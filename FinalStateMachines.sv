==> flow/design.v <==
module part2(
    input logic Clock,
    input logic Reset,
    input logic Go,
    input logic [7:0] DataIn,
    output logic [7:0] DataResult,
    output logic ResultValid
	);
    logic ld_a, ld_b, ld_c, ld_x;
    logic ld_alu_out;
    logic [1:0]alu_select_a, alu_select_b;
    logic alu_op;
    control C0(
        .clk(Clock),
        .reset(Reset),
        .go(Go),
        .ld_a(ld_a),
        .ld_b(ld_b),
		.ld_c(ld_c),
		.ld_x(ld_x),
        .ld_r(ld_r),
		.ld_alu_out(ld_alu_out),
        .alu_select_a(alu_select_a),
        .alu_select_b(alu_select_b),
        .alu_op(alu_op),
        .result_valid(ResultValid)
    );
    datapath D0(
        .clk(Clock),
        .reset(Reset),
        .ld_a(ld_a),
        .ld_b(ld_b),
		.ld_c(ld_c),
		.ld_x(ld_x),
        .ld_r(ld_r),
		.ld_alu_out(ld_alu_out),
        .alu_select_a(alu_select_a),
        .alu_select_b(alu_select_b),
        .alu_op(alu_op),
        .data_in(DataIn),
        .data_result(DataResult)
    );
 endmodule
module control(
    input logic clk,
    input logic reset,
    input logic go,
    output logic ld_a, ld_b, ld_r, ld_c, ld_x,
    output logic ld_alu_out,
    output logic [1:0] alu_select_a, alu_select_b,
    output logic alu_op,
    output logic result_valid
    );
    typedef enum logic [3:0]  { S_LOAD_A_RST    = 'd0,
                                S_LOAD_A        = 'd1,
                                S_LOAD_A_WAIT   = 'd2,
                                S_LOAD_B        = 'd3,
                                S_LOAD_B_WAIT   = 'd4,
								S_LOAD_C        = 'd5,
								S_LOAD_C_WAIT   = 'd6,
								S_LOAD_X        = 'd7,
								S_LOAD_X_WAIT   = 'd8,
								S_CYCLE_0       = 'd9,
                                S_CYCLE_1       = 'd10,
                                S_CYCLE_2       = 'd11,
								S_CYCLE_3       = 'd12,
								S_CYCLE_4       = 'd13} statetype;
    statetype current_state, next_state;                            
    always_comb begin
        case (current_state)
            S_LOAD_A_RST: next_state = go ? S_LOAD_A_WAIT : S_LOAD_A_RST;  
            S_LOAD_A: next_state = go ? S_LOAD_A_WAIT : S_LOAD_A;  
            S_LOAD_A_WAIT: next_state = go ? S_LOAD_A_WAIT : S_LOAD_B; 
            S_LOAD_B: next_state = go ? S_LOAD_B_WAIT : S_LOAD_B; 
            S_LOAD_B_WAIT: next_state = go ? S_LOAD_B_WAIT : S_LOAD_C; 
			S_LOAD_C: next_state = go ? S_LOAD_C_WAIT : S_LOAD_C;
			S_LOAD_C_WAIT: next_state = go ? S_LOAD_C_WAIT : S_LOAD_X; 
			S_LOAD_X: next_state = go ? S_LOAD_X_WAIT : S_LOAD_X;
			S_LOAD_X_WAIT: next_state = go ? S_LOAD_X_WAIT : S_CYCLE_0;
            S_CYCLE_0: next_state = S_CYCLE_1;
			S_CYCLE_1: next_state = S_CYCLE_2;
			S_CYCLE_2: next_state = S_CYCLE_3;
			S_CYCLE_3: next_state = S_CYCLE_4;
            S_CYCLE_4: next_state = S_LOAD_A;  
            default:   next_state = S_LOAD_A_RST;
        endcase
    end  
    always_comb begin
        ld_alu_out = 1'b0;
        ld_a = 1'b0;
        ld_b = 1'b0;
		ld_c = 1'b0;
		ld_x = 1'b0;
        ld_r = 1'b0;
        alu_select_a = 2'b0;
        alu_select_b = 2'b0;
        alu_op       = 1'b0;
        result_valid = 1'b0;
        case (current_state)
            S_LOAD_A_RST: begin
                ld_a = 1'b1;
                end
            S_LOAD_A: begin
                ld_a = 1'b1;
                result_valid = 1'b1;
                end
            S_LOAD_B: begin
                ld_b = 1'b1;
                end
            S_LOAD_C: begin
                ld_c = 1'b1;
                end
            S_LOAD_X: begin
                ld_x = 1'b1;
                end
            S_CYCLE_0: begin  
                ld_alu_out = 1'b1; 
                ld_a = 1'b1;  
                alu_select_a = 2'd0;  
                alu_select_b = 2'd3;  
                alu_op = 1'b1;  
			end
            S_CYCLE_1: begin  
                ld_alu_out = 1'b1; 
                ld_a = 1'b1;  
                alu_select_a = 2'd0;  
                alu_select_b = 2'd3;  
                alu_op = 1'b1;  
            end
            S_CYCLE_2: begin  
                ld_alu_out = 1'b1; 
                ld_b = 1'b1;  
                alu_select_a = 2'd1;  
                alu_select_b = 2'd3;  
                alu_op = 1'b1;  
            end
            S_CYCLE_3: begin
                ld_alu_out = 1'b1; 
                ld_a = 1'b1;  
                alu_select_a = 2'd0;  
                alu_select_b = 2'd1;  
                alu_op = 1'b0;  
            end
            S_CYCLE_4: begin
                ld_r = 1'b1;  
                alu_select_a = 2'd0;  
                alu_select_b = 2'd2;  
                alu_op = 1'b0;  
            end
        endcase
    end  
    always_ff@(posedge clk) begin
        if(reset)
            current_state <= S_LOAD_A_RST;
        else
            current_state <= next_state;
    end  
endmodule
module datapath(
    input logic clk,
    input logic reset,
    input logic [7:0] data_in,
    input logic ld_alu_out,
    input logic ld_a, ld_b, ld_c, ld_x,
    input logic ld_r,
    input logic alu_op,
    input logic [1:0]alu_select_a, alu_select_b,
    output logic [7:0] data_result
    );
    logic [7:0] a, b, c, x;
    logic [7:0] alu_out;
    logic [7:0] alu_a, alu_b;
    always_ff @(posedge clk) begin
        if(reset) begin
            a <= 8'b0;
            b <= 8'b0;
            c <= 8'b0;
            x <= 8'b0;
        end
        else begin
            if(ld_a) a <= ld_alu_out ? alu_out : data_in;  
            if(ld_b) b <= ld_alu_out ? alu_out : data_in; 
            if(ld_c) c <= data_in;
            if(ld_x) x <= data_in;
        end
    end
    always@(posedge clk) begin
        if(reset) begin
            data_result <= 8'b0;
        end
        else
            if(ld_r)
                data_result <= alu_out;
    end
    always_comb begin
        case (alu_select_a)
            2'd0: alu_a = a;
            2'd1: alu_a = b;
            2'd2: alu_a = c;
            2'd3: alu_a = x;
            default: alu_a = 8'b0;
        endcase
        case (alu_select_b)
            2'd0: alu_b = a;
            2'd1: alu_b = b;
            2'd2: alu_b = c;
            2'd3: alu_b = x;
            default: alu_b = 8'b0;
        endcase
    end
    always_comb begin : ALU
        case (alu_op)
            0: alu_out = alu_a + alu_b;  
            1: alu_out = alu_a * alu_b;  
            default: alu_out = 8'b0;
        endcase
    end
endmodule
==> Reports on part2 <==
Tool output for the design above, in the order of the flow.
Lines are those of the file above, counted from 1.
Operators carry their Yosys type and port widths (W data, S select, Z words).
Cell names lack the library's common part.
{ "inputs": {"design": "part2", "clock_port": "Clock", "cell_library": "sky130hd", "lib_corner": "tt_025C_1v80"} }

==> Word-level counts <==
Source: Yosys, flattened and elaborated, memories not mapped. Widths are those after wreduce. Print and check cells do not count.
Yosys's memory passes give these memory sizes; they may raise the number of words (mostly to a power of two), join words into wider ones and drop unused or constant bits.
{ "op_classes": {"eq_ne": 19, "n_shift": 0, "div": 0, "cmp": 0, "bitwise": 1, "multipliers": 1, "n_mux": 15, "reduce_and_logical": 3, "add_sub_neg": 1} }
{ "op_table": {"columns": ["op", "n"], "rows": [
  ["$mul A8 B8 Y8", 1],
  ["$pmux W8 S4", 2],
  ["$pmux W4 S14", 1],
  ["$eq A4 B4 Y1 const B", 6],
  ["$eq A4 B3 Y1 const B", 4],
  ["$pmux W8 S2", 1],
  ["$eq A2 B2 Y1 const B", 4],
  ["$eq A4 B2 Y1 const B", 2],
  ["$add A8 B8 Y8", 1],
  ["$mux W8", 1],
  ["$mux W4", 2],
  ["$mux W2", 3],
  ["$eq A2 B1 Y1 const B", 2],
  ["$logic_not A2 Y1", 2],
  ["$eq A4 B1 Y1 const B", 1],
  ["$logic_not A4 Y1", 1],
  ["$mux W1", 4],
  ["$mux W3", 1],
  ["$not A1 Y1", 1]
]} }
{ "word_totals": {"mem_bits_rw": 0, "regBits": 44, "n_memories": 1, "in_bits": 11, "romBits": 176, "clocked_rd_ports_x_width": 11, "output_inout_bits": 9, "latch_bits": 0} }
{ "memory_table": {"columns": ["memory", "size", "word_bits", "read_ports", "wr", "line_no", "source"], "rows": [
  ["(name not given)", 16, 11, 1, 0, 99, "case (current_state)"]
]} }

==> Depth <==
Longest topological path by Yosys (ltp), each cell counted once; first at word level (registers and memories cut), then after technology mapping (sequential cells cut; the memories' decode and read muxes count).
{ "logic_depth": {"word_depth": 5, "ABC_AREA": 0, "ltp_mapped": 19, "depth_no_buf": 18} }

==> Netlist <==
Source: synth_stat.txt of the flow (Yosys; design flattened, memories mapped). It holds for the ABC_AREA given above (unset counts as 0); a run with the other value may have another netlist.
Totals and module areas in this step are rounded.
{ "mapped": {"buf_cells": 20, "ff_cells": 54, "mapped_cells": 396, "synth_area_um2": 3600} }
{ "types": {"columns": ["type", "n"], "rows": [
  ["dfxtp_1", 54],
  ["ha_1", 27],
  ["mux2i_1", 31],
  ["fa_1", 13],
  ["nor2_1", 54],
  ["mux4_2", 8],
  ["inv_1", 41],
  ["xnor2_1", 12],
  ["a21oi_1", 20],
  ["nand2_1", 25],
  ["and2_1", 11],
  ["a211oi_1", 9],
  ["mux2_2", 6],
  ["nor2b_1", 8],
  ["a21o_1", 6],
  ["o21ai_0", 9],
  ["xnor3_1", 2],
  ["clkbuf_1", 11]
]} }
Not listed: further types 26, cells in them 49.
The figures by module come from a second, unflattened synthesis with its own total; it is not the netlist above.
{ "hier_totals": {"cells_unflattened": 403, "area_unflattened_um2": 3900} }
Rows give one instance, submodules left out.
{ "modules": {"columns": ["module", "n_cells", "n_inst", "area_um2", "mod_seq_area_um2"], "rows": [
  ["datapath", 331, 1, 3100, 800],
  ["control", 72, 1, 730, 280],
  ["part2", 0, 1, 0.0, 0.0]
]} }

==> Worst setup path after synthesis <==
OpenSTA on the mapped netlist: ideal clock, no wires. The path of least setup slack (recovery checks aside). Input and output delay are each 20% of the period. Register names are those of the netlist, which keeps one name where synthesis merged equal registers.
{ "synth_path": {"kind": "reg-to-reg", "start": "register (no name shown)", "end": "register D0.a[7]", "arrival_ns": 4.436, "stages": 19, "path_delay_ns": 4.582, "required_time_ns": 5.444, "tclk_ns": 5.59, "setup_ns": 0.146, "setup_slack_ns": 1.008, "synth_period_reached_ns": 4.582} }
"path_delay_ns" = arrival - input delay + setup time.
"stages": output pins that drive a net of the path, with the launching flip-flop's if there is one; two outputs of one cell count as two.
"synth_period_reached_ns" = period - worst setup slack (recovery checks aside). The figure is calculated, with input and output delays left at 20% of the set period.
Between the ends stands the longest chain of elaborated cells between them, by number of cells; it is not shown to be the way that was timed. Of several equally long chains one is given.
A line is the first line of the expression or statement that the cell stems from. Yosys adds cells for indexed reads and writes and turns some case tables into memories.
{ "synth_between": {"path_cell_list": "dfxtp_1 > buf_6 > mux4_2 > ha_1 > inv_1 > fa_1 > inv_1 > ha_1 > fa_1 > inv_1 > fa_1 > inv_1 > ha_1 > a21oi_1 > xnor3_1 > xnor3_1 > nand2_1 > a31oi_1 > a211oi_1", "elab_chain_len": 5, "cone_cells": 9, "classes_between": "1 x add/sub; 1 x mul; 3 x eq/ne; 3 x mux; 1 x reduce/logical"} }
{ "synth_rtl": {"columns": ["element", "line_no", "source"], "rows": [
  ["$eq A2 B2 Y1", 203, "case (alu_select_b)"],
  ["$pmux W8 S4", 203, null],
  ["$mul A8 B8 Y8", 214, "1: alu_out = alu_a * alu_b;"],
  ["$pmux W8 S2", 212, "case (alu_op)"],
  ["$mux W8", 181, "if(ld_a) a <= ld_alu_out ? alu_out : data_in;"],
  ["end, assigned", 175, "a <= 8'b0;"],
  ["end, assigned", 181, null],
  ["end, declared", 170, "logic [7:0] a, b, c, x;"]
]} }

==> Timing after layout <==
From the final timing report of job 1: the path of least setup slack in the routed layout; clock arrival at registers is part of the times.
{ "layout_path": {"kind": "reg-to-reg", "start": "register (no name shown)", "end": "register D0.b[7]", "tclk_ns": 7.69, "required_time_ns": 7.85, "arrival_ns": 5.30, "setup_slack_ns": 2.55, "setup_ns": 0.14, "stages": 19} }
Between the ends stands the longest chain of elaborated cells between them, by number of cells; it is not shown to be the way that was timed. Of several equally long chains one is given.
{ "layout_between": {"path_cell_list": "dfxtp_1 > mux2i_1 > inv_1 > nand2_1 > fa_1 > inv_1 > fa_1 > ha_1 > inv_1 > fa_1 > inv_1 > ha_1 > a21o_1 > a21oi_1 > xnor3_1 > xnor3_1 > nand2_1 > a31oi_1 > a211oi_1", "elab_chain_len": 5, "cone_cells": 9, "classes_between": "1 x add/sub; 1 x mul; 3 x eq/ne; 3 x mux; 1 x reduce/logical"} }
{ "layout_rtl": {"columns": ["element", "line_no", "source"], "rows": [
  ["$eq A2 B2 Y1", 196, "case (alu_select_a)"],
  ["$pmux W8 S4", 196, null],
  ["$mul A8 B8 Y8", 214, "1: alu_out = alu_a * alu_b;"],
  ["$pmux W8 S2", 212, "case (alu_op)"],
  ["$mux W8", 182, "if(ld_b) b <= ld_alu_out ? alu_out : data_in;"],
  ["end, assigned", 176, "b <= 8'b0;"],
  ["end, assigned", 182, null],
  ["end, declared", 170, "logic [7:0] a, b, c, x;"]
]} }

==> runs of part2 <==
2 stored runs of part2 in the flow (synthesis by Yosys, layout by OpenROAD, sky130hd cells), in arbitrary order. Constraints: input delay and output delay 20% of the set period each, output load 0.01 pF.
By "achieved_period_ns" is meant the clock period of the run minus its worst setup slack. This is arithmetic on one report: input and output delays are still those of the set period (20% each).
"worstPathTime_ns" = time allowed to the worst setup path (clock period - input delay - output delay, where it has them) - its slack; a late launch clock adds to it, a late capture clock takes from it.
"power_total_mw": no workload was simulated; the value follows from the tool's default switching activity.
Results are given in rounded form.

Job 1
==> flow/run.sh <==
#!/bin/bash
# the make line also repeats the synthesis and layout settings of config.mk as NAME=value (left out here)
make -C /OpenROAD-flow-scripts/flow DESIGN_CONFIG=/design/flow/config.mk WORK_HOME=/design/flow/orfs CLKGATE_MAP_FILE= finish
==> flow/config.mk <==
export PLATFORM = sky130hd
export DESIGN_NAME = part2
export DESIGN_NICKNAME = part2
export VERILOG_FILES = /design/flow/design.v
export SDC_FILE = /design/flow/constraint.sdc
export NUM_CORES = 4
export LEC_CHECK = 0
export CAP_MARGIN = 20
export CORE_ASPECT_RATIO = 0.98
export CORE_MARGIN = 10
export CORE_UTILIZATION = 15
export MIN_ROUTING_LAYER = met2
export PLACE_DENSITY = 0.93
export SLEW_MARGIN = 20
export TNS_END_PERCENT = 95
==> flow/constraint.sdc <==
create_clock -name core_clock -period 7.69 [get_ports {Clock}]
set_input_delay 1.5380 -clock core_clock [delete_from_list [all_inputs] [get_ports {Clock}]]
set_output_delay 1.5380 -clock core_clock [all_outputs]
set_load 0.01 [all_outputs]

==> results of job 1, as JSON <==
{
  "worstPathTime_ns": 5.14,
  "critical_path_type": "reg-to-reg",
  "synth_chip_area_um2": 3600,
  "die_um2": 31000,
  "power_total_mw": 0.67,
  "utilization_pct": 18,
  "worst_setup_slack_ns": 2.5,
  "achieved_period_ns": 5.144
}

Job 2
==> flow/run.sh <==
#!/bin/bash
# the make line also repeats the synthesis and layout settings of config.mk as NAME=value (left out here)
make -C /OpenROAD-flow-scripts/flow DESIGN_CONFIG=/design/flow/config.mk WORK_HOME=/design/flow/orfs CLKGATE_MAP_FILE= finish
==> flow/config.mk <==
export PLATFORM = sky130hd
export DESIGN_NAME = part2
export DESIGN_NICKNAME = part2
export VERILOG_FILES = /design/flow/design.v
export SDC_FILE = /design/flow/constraint.sdc
export NUM_CORES = 4
export LEC_CHECK = 0
export ABC_AREA = 1
export CAP_MARGIN = 20
export CELL_PAD_IN_SITES_DETAIL_PLACEMENT = 1
export CELL_PAD_IN_SITES_GLOBAL_PLACEMENT = 2
export CORE_ASPECT_RATIO = 0.53
export CORE_MARGIN = 2
export CORE_UTILIZATION = 40
export GPL_ROUTABILITY_DRIVEN = 1
export GPL_TIMING_DRIVEN = 0
export MAX_ROUTING_LAYER = met4
export MIN_ROUTING_LAYER = met1
export PLACE_DENSITY_LB_ADDON = 0.26
export SETUP_SLACK_MARGIN = 0.3
export SLEW_MARGIN = 20
export TNS_END_PERCENT = 15
==> flow/constraint.sdc <==
create_clock -name core_clock -period 3.78 [get_ports {Clock}]
set_input_delay 0.7560 -clock core_clock [delete_from_list [all_inputs] [get_ports {Clock}]]
set_output_delay 0.7560 -clock core_clock [all_outputs]
set_load 0.01 [all_outputs]

==> results of job 2, as JSON <==
{
  "worstPathTime_ns": 4.86,
  "critical_path_type": "reg-to-reg",
  "synth_chip_area_um2": 3800,
  "die_um2": 10000,
  "power_total_mw": 1.6,
  "utilization_pct": 53,
  "worst_setup_slack_ns": -1.1,
  "achieved_period_ns": 4.863
}
